==> flow/design.v <==
module LUT (
    input [3:0]       sel,
    input             en,
    input             clk,
    input             rst,
    output reg [31:0] value
);
    reg [31:0] mem1 [14:0];
    reg ON;
    always@(posedge clk or posedge rst)begin
        if(rst)begin
            mem1[0]<=32'b00101101000000000000000000000000;
            mem1[1]<=32'b00011010100100001111000011110101;
            mem1[2]<=32'b00001110000010010010011010100101;
            mem1[3]<=32'b00000111001000000010001111010000;
            mem1[4]<=32'b00000011100100110111101010111111;
            mem1[5]<=32'b00000001110010010101110010101101;
            mem1[6]<=32'b00000000111001001001001011100101;
            mem1[7]<=32'b00000000011100100010110100010110;
            mem1[8]<=32'b00000000001110010001110100111111;
            mem1[9]<=32'b00000000000111001100001111011101;
            mem1[10]<=32'b00000000000011100010010010000111;
            mem1[11]<=32'b00000000000001110010001010010000;
            mem1[12]<=32'b00000000000000111001000101111100;
            mem1[13]<=32'b00000000000000011110011001101110;
            mem1[14]<=32'b00000000000000001110010101010111;     
        end
    end
    always@(posedge clk or posedge rst)begin
        if(rst)begin
            ON <= 0;
        end
        else begin
            if(en)begin
                ON <= 1;
            end
        end
    end
    always@(*)begin
        if(ON)begin
            value = mem1[sel];
        end
        else 
            value = 0;
    end
endmodule
module V_CORDIC (
    input signed [31:0]      i_data_1, 
    input signed [31:0]      i_data_2,
    input                    en,
    input                    rst,
    input                    clk,
    input signed [31:0]      LUT,
    output reg signed [31:0] o_data_1,
    output reg signed [31:0] o_data_2,
    output reg signed [31:0] angle,
    output reg               done_flag, 
    output [3:0]             sel
);
    localparam signed COS_ANG = 32'b00000000100110110111010011101111;  
    reg [3:0] counter;
    reg signed [31:0] buff_data_1;
    reg signed [31:0] buff_data_2;
    reg signed [31:0] buff_angle;
    wire signed [63:0] product1,product2;
    reg                ON;
    always@(posedge clk or posedge rst)begin
        if(rst)begin
            buff_data_1 <= 32'h0;
            buff_data_2 <= 32'h0;
            done_flag   <= 32'h0;
            buff_angle  <= 32'h0;
            angle       <= 32'h0;
            o_data_1    <= 32'h0;
            o_data_2    <= 32'h0;
            ON          <= 0;
            counter     <= 0;
        end
        else begin
            if(ON)begin
                if(counter == 15)begin
                    o_data_1  <= product1[31:0];
                    o_data_2  <= product2[31:0];
                    counter   <= 0;
                    done_flag <= 1;
                    angle     <= buff_angle;
                    ON        <= 0;
                end
                else begin
                    if(counter == 0)begin
                        if(i_data_2[31])begin
                            buff_data_1 <= i_data_1 - (i_data_2>>>(counter));
                            buff_data_2 <= i_data_2 + (i_data_1>>>(counter));
                            buff_angle  <= buff_angle + LUT; 
                        end
                        else begin
                            buff_data_1 <= i_data_1 + (i_data_2>>>(counter));
                            buff_data_2 <= i_data_2 - (i_data_1>>>(counter));
                            buff_angle  <= buff_angle - LUT;  
                        end
                    end
                    else begin
                        if(buff_data_2[31])begin
                            buff_data_1 <= buff_data_1 - (buff_data_2>>>(counter));
                            buff_data_2 <= buff_data_2 + (buff_data_1>>>(counter));
                            buff_angle  <= buff_angle + LUT;
                        end
                        else begin
                            buff_data_1 <= buff_data_1 + (buff_data_2>>>(counter));
                            buff_data_2 <= buff_data_2 - (buff_data_1>>>(counter));
                            buff_angle  <= buff_angle - LUT;
                        end
                    end
                end
                counter <= counter + 1;
            end
            if(en)begin
                ON <= 1;
            end
            if(done_flag)begin
                done_flag <= 0;
                buff_angle<= 0;
                buff_data_1<=0;
                buff_data_2<=0;
            end
        end
    end
    assign sel = counter;
    assign product1 = (COS_ANG*buff_data_1)>>>24;
    assign product2 = (COS_ANG*buff_data_2)>>>24;
endmodule
module V_CORDIC_Unit (
    input signed [31:0]      i_data_1, 
    input signed [31:0]      i_data_2,
    input                    en,
    input                    rst,
    input                    clk,
    output signed [31:0]     o_data_1,
    output signed [31:0]     o_data_2,
    output signed [31:0]     angle,
    output                   done_flag
);
    wire [31:0] LUT;
    wire [3:0]  sel;    
    V_CORDIC veccor (
        .i_data_1(i_data_1),
        .i_data_2(i_data_2),
        .en(en),
        .rst(rst),
        .clk(clk),
        .LUT(LUT),
        .o_data_1(o_data_1),
        .o_data_2(o_data_2),
        .angle(angle),
        .done_flag(done_flag),
        .sel(sel)
    );
    LUT lut (
        .sel(sel),
        .en(en),
        .clk(clk),
        .rst(rst),
        .value(LUT)
    );
endmodule
* Reports on V_CORDIC_Unit
The steps from the RTL of V_CORDIC_Unit to its reports follow in flow order.
Lines are those of the file above, counted from 1.
Operators: Yosys type, input widths -> output width; for muxes data width and select width s.
Cell names lack the library's common part.
Not given: -
- Top :: V_CORDIC_Unit
- Clock input :: clk
- Library :: sky130hd
- Library corner :: tt_025C_1v80

* After elaboration
Counts by Yosys on the flattened word-level netlist (proc, flatten, opt, wreduce). Print and check cells are left out. Cells with the same type and inputs are merged into one.
- $add $sub $neg :: 11
- Multipliers :: 2
- Eq/ne operators :: 16
- Shift-type cells :: 4
- Multiplexer cells :: 26
- Reduce/logical cells :: 4
** Operator list (number)
- $mul 24x32->56 const A :: 2
- $mux 32 :: 19
- $pmux 32 s15 :: 1
- $add 32x32->32 :: 5
- $sub 32x32->32 :: 5
- $sshr 32x4->32 :: 4
- $eq 4x4->1 const B :: 8
- $eq 4x3->1 const B :: 4
- $eq 4x2->1 const B :: 2
- $mux 1 :: 6
- $reduce_and 2->1 :: 2
- $add 4x1->4 const B :: 1
- $eq 4x1->1 const B :: 1
- $logic_not 4->1 :: 1
- $ne 2x1->1 const B :: 1
- $reduce_bool 2->1 :: 1
- Flip-flop bits (word level) :: 199
- Input bits :: 67
- Output and inout port bits :: 97
- Word-level cells :: 73

* Logic depth
Yosys ltp: most cells in a row. Word level: on the elaborated netlist, between registers, memories and ports. Mapped: between sequential cells and ports; inverters and the memories' decode and read muxes count.
- Depth after elaboration :: 9
- ABC_AREA :: 0
- Gate-level depth with buffers :: 37
- Mapped depth without buffers :: 30

* After synthesis
Yosys stat after the flow's synthesis: flattened, memories mapped to cells. It holds for the ABC_AREA given above (unset counts as 0); a run with the other value may have another netlist.
The area totals of this step are shown rounded.
- Cells in the netlist :: 5775
- Cell area after synthesis :: 0.0519 mm2
- Sequential area :: 0.00498 mm2
- Mapped flip-flops :: 199
- Buffer cells :: 180
** Cells by type
- fa_1 :: number 756, area in all 1.51E+04 um2
- ha_1 :: number 736, area in all 9.21E+03 um2
- dfrtp_1 :: number 199, area in all 4.98E+03 um2
- inv_1 :: number 1208, area in all 4.53E+03 um2
- xnor2_1 :: number 189, area in all 1.66E+03 um2
- nand2_1 :: number 408, area in all 1.53E+03 um2
- nor2_1 :: number 370, area in all 1.39E+03 um2
- a21oi_1 :: number 276, area in all 1.38E+03 um2
- o21ai_0 :: number 220, area in all 1.1E+03 um2
- xor2_1 :: number 116, area in all 1.02E+03 um2
- mux4_2 :: number 45, area in all 1.01E+03 um2
- mux2i_1 :: number 87, area in all 870.835 um2
- a211oi_1 :: number 115, area in all 863.328 um2
- a21o_1 :: number 91, area in all 683.155 um2
- mux2_2 :: number 39, area in all 439.171 um2
- clkbuf_1 :: number 113, area in all 424.157 um2
- nor3_1 :: number 80, area in all 400.384 um2
- nor2b_1 :: number 46, area in all 287.776 um2
Other cell types: 78; their cells: 681.
The figures by module come from a second, unflattened synthesis with its own total; it is not the netlist above.
- Cell total of the unflattened synthesis :: 5723
- Area (unflattened synthesis) :: 0.0523 mm2
Each row is one instance without its submodules.
** Modules
- V_CORDIC :: instances 1, cells 5605, area 0.0516 mm2, seq. area 0.00495 mm2
- LUT :: instances 1, cells 118, area 0.000744 mm2, seq. area 0.000025 mm2
- V_CORDIC_Unit :: instances 1, cells 0, area 0 mm2, seq. area 0 mm2

* Path before layout
Source: OpenSTA report_checks on the synthesized netlist (no wires, ideal clock, input and output delay 20% of the period each), path of least setup slack; recovery checks are left aside. Register names are those of the netlist, which keeps one name where synthesis merged equal registers.
- Path type :: register to register
- Start point :: register veccor.counter[0]
- End point :: register veccor.buff_data_2[30]
- Clock period :: 10.9 ns
- Library setup time :: 0.126 ns
- Time at the first pin :: 0.000 ns
- Arrival time :: 8.083 ns
- Required time :: 10.774 ns
- Setup slack :: 2.691 ns
- Path delay :: 8.209 ns
- Stages on the path :: 31
- Buffers on the path :: 4
- Period reached after synthesis :: 8.209 ns
"path delay" = arrival - input delay + setup time.
"stages on the path": output pins that drive a net of the path, with the launching flip-flop's if there is one; two outputs of one cell count as two.
"period reached after synthesis" = period - worst setup slack (recovery checks aside). The figure is calculated, with input and output delays left at 20% of the set period.
The rows between start and end are the longest chain of elaborated cells between them; the timing report does not say that the signal goes this way. Where chains are equally long, one stands for them.
Each line given opens the expression or statement behind the cell; cells for indexed reads and writes are added by Yosys, which also makes memories of some case tables.
A register here has more assigning lines than the two given.
- Cell sequence :: dfrtp_1 > clkbuf_1 > inv_2 > buf_1 > buf_2 > buf_1 > ha_1 > nor3b_4 > mux2_1 > mux4_2 > mux4_2 > or2_1 > or3_1 > nor4_4 > nand2b_2 > nor2_1 > and3_1 > nor2_1 > xnor2_1 > ha_1 > or2_2 > a21oi_1 > a31oi_1 > a311oi_1 > o21ai_0 > a21o_1 > a21o_1 > a31o_2 > a31oi_1 > xnor2_1 > a221o_1
- Cells in the longest elaborated chain :: 7
- Elaborated cells between the ends (all ways) :: 16
- Classes of those cells :: add/sub: 4; eq/ne: 2; shift: 2; mux: 6; reduce/logical: 2
** RTL lines, path after synthesis
- start: declaration :: line 61 : reg [3:0] counter;
- start: assignment :: line 77 : counter     <= 0;
- start: assignment :: line 115 : counter <= counter + 1;
- $sshr 32x4->32 :: line 110 : buff_data_2 <= buff_data_2 - (buff_data_1>>>(counter));
- $sub 32x32->32 :: line 110
- $mux 32 :: line 103 : if(buff_data_2[31])begin
- $mux 32 :: line 90 : if(counter == 0)begin
- $mux 32 :: line 81 : if(counter == 15)begin
- $mux 32 :: line 80 : if(ON)begin
- $mux 32 :: line 120 : if(done_flag)begin
- end: assignment :: line 105 : buff_data_2 <= buff_data_2 + (buff_data_1>>>(counter));
- end: assignment :: line 110
- end: declaration :: line 63 : reg signed [31:0] buff_data_2;

* Path in the finished layout
Path of least setup slack in the final report of stored run 1 (OpenROAD, finished layout, wires in). Where an end is a register, its clock arrival counts in the times.
- Path type :: register to register
- Start point :: register veccor.buff_data_1[7]
- End point :: register veccor.o_data_1[31]
- Clock period :: 7.46 ns
- Library setup time :: 0.13 ns
- Time at the first pin :: 0.57 ns
- Arrival time :: 7.72 ns
- Required time :: 7.91 ns
- Setup slack :: 0.19 ns
- Stages on the path :: 23
- Buffers on the path :: 0
The rows between start and end are the longest chain of elaborated cells between them; the timing report does not say that the signal goes this way. Where chains are equally long, one stands for them.
A register here has more assigning lines than the two given.
- Cell sequence :: dfrtp_2 > clkinvlp_4 > fa_1 > fa_1 > fa_1 > fa_1 > inv_2 > fa_1 > fa_1 > fa_1 > ha_4 > and3_4 > a2111oi_4 > o21ai_2 > a21o_4 > a211oi_4 > o21bai_4 > a31o_4 > a31o_4 > a211o_4 > a211oi_2 > xnor2_1 > o21ai_1
- Cells in the longest elaborated chain :: 1
- Elaborated cells between the ends (all ways) :: 1
- RTL lines with such cells :: 1
- Classes of those cells :: mul: 1
** RTL lines, path post-layout
- start: declaration :: line 62 : reg signed [31:0] buff_data_1;
- start: assignment :: line 92 : buff_data_1 <= i_data_1 - (i_data_2>>>(counter));
- start: assignment :: line 97 : buff_data_1 <= i_data_1 + (i_data_2>>>(counter));
- $mul 24x32->56 :: line 129
- end: assignment :: line 74 : o_data_1    <= 32'h0;
- end: assignment :: line 82
- end: declaration :: line 54 : output reg signed [31:0] o_data_1,

Record of 2 stored runs of the RTL-to-layout flow on V_CORDIC_Unit, platform sky130hd. The runs are unordered. Constraints: input delay and output delay 20% of the set period each, output load 0.01 pF.
"clock period reached" = clock period - worst setup slack. The figure is calculated, with input and output delays left at 20% of the set period.
"time used up by the worst setup path" is the time allowed to the run's worst setup path (the clock period less input and output delay, where it has them) less its slack. Clock arrival times count: a late capture clock shortens it, a late launch clock lengthens it.
The results are shown rounded.

* Stored run 1
** Files
==> flow/run.sh <==
#!/bin/bash
# the make line also repeats the synthesis and layout settings of config.mk as NAME=value (left out here)
make -C /OpenROAD-flow-scripts/flow DESIGN_CONFIG=/design/flow/config.mk WORK_HOME=/design/flow/orfs CLKGATE_MAP_FILE= finish
==> flow/config.mk <==
export PLATFORM = sky130hd
export DESIGN_NAME = V_CORDIC_Unit
export DESIGN_NICKNAME = V_CORDIC_Unit
export VERILOG_FILES = /design/flow/design.v
export SDC_FILE = /design/flow/constraint.sdc
export NUM_CORES = 4
export LEC_CHECK = 0
export ABC_AREA = 0
export CAP_MARGIN = 20
export CORE_MARGIN = 2
export CORE_UTILIZATION = 30
export CTS_CLUSTER_DIAMETER = 329
export CTS_CLUSTER_SIZE = 98
export GPL_TIMING_DRIVEN = 1
export MAX_ROUTING_LAYER = met4
export PLACE_DENSITY_LB_ADDON = 0.14
export SETUP_SLACK_MARGIN = 0.5
export SLEW_MARGIN = 20
==> flow/constraint.sdc <==
create_clock -name core_clock -period 7.46 [get_ports {clk}]
set_input_delay 1.4920 -clock core_clock [delete_from_list [all_inputs] [get_ports {clk}]]
set_output_delay 1.4920 -clock core_clock [all_outputs]
set_load 0.01 [all_outputs]
** Results
- Setup total negative slack :: 0.000 ns
- Standard-cell area after layout :: 0.0641 mm2
- Time used up by the worst setup path :: 7.27 ns
- Worst setup path type :: register to register
- Clock period reached :: 7.273 ns
- Full die area :: 0.176 mm2
- Cell area after synthesis :: 0.0519 mm2
- Worst slack on setup checks :: 0.187 ns

* Stored run 2
** Files
==> flow/run.sh <==
#!/bin/bash
# the make line also repeats the synthesis and layout settings of config.mk as NAME=value (left out here)
make -C /OpenROAD-flow-scripts/flow DESIGN_CONFIG=/design/flow/config.mk WORK_HOME=/design/flow/orfs CLKGATE_MAP_FILE= finish
==> flow/config.mk <==
export PLATFORM = sky130hd
export DESIGN_NAME = V_CORDIC_Unit
export DESIGN_NICKNAME = V_CORDIC_Unit
export VERILOG_FILES = /design/flow/design.v
export SDC_FILE = /design/flow/constraint.sdc
export NUM_CORES = 4
export LEC_CHECK = 0
export CAP_MARGIN = 20
export CORE_MARGIN = 2
export CORE_UTILIZATION = 40
export SLEW_MARGIN = 20
==> flow/constraint.sdc <==
create_clock -name core_clock -period 5.06 [get_ports {clk}]
set_input_delay 1.0120 -clock core_clock [delete_from_list [all_inputs] [get_ports {clk}]]
set_output_delay 1.0120 -clock core_clock [all_outputs]
set_load 0.01 [all_outputs]
** Results
- Time used up by the worst setup path :: 7.16 ns
- Worst setup path type :: register to register
- Setup total negative slack :: -163 ns
- Full die area :: 0.133 mm2
- Worst slack on setup checks :: -2.10 ns
- Cell area after synthesis :: 0.0519 mm2
- Clock period reached :: 7.160 ns
- Standard-cell area after layout :: 0.0728 mm2
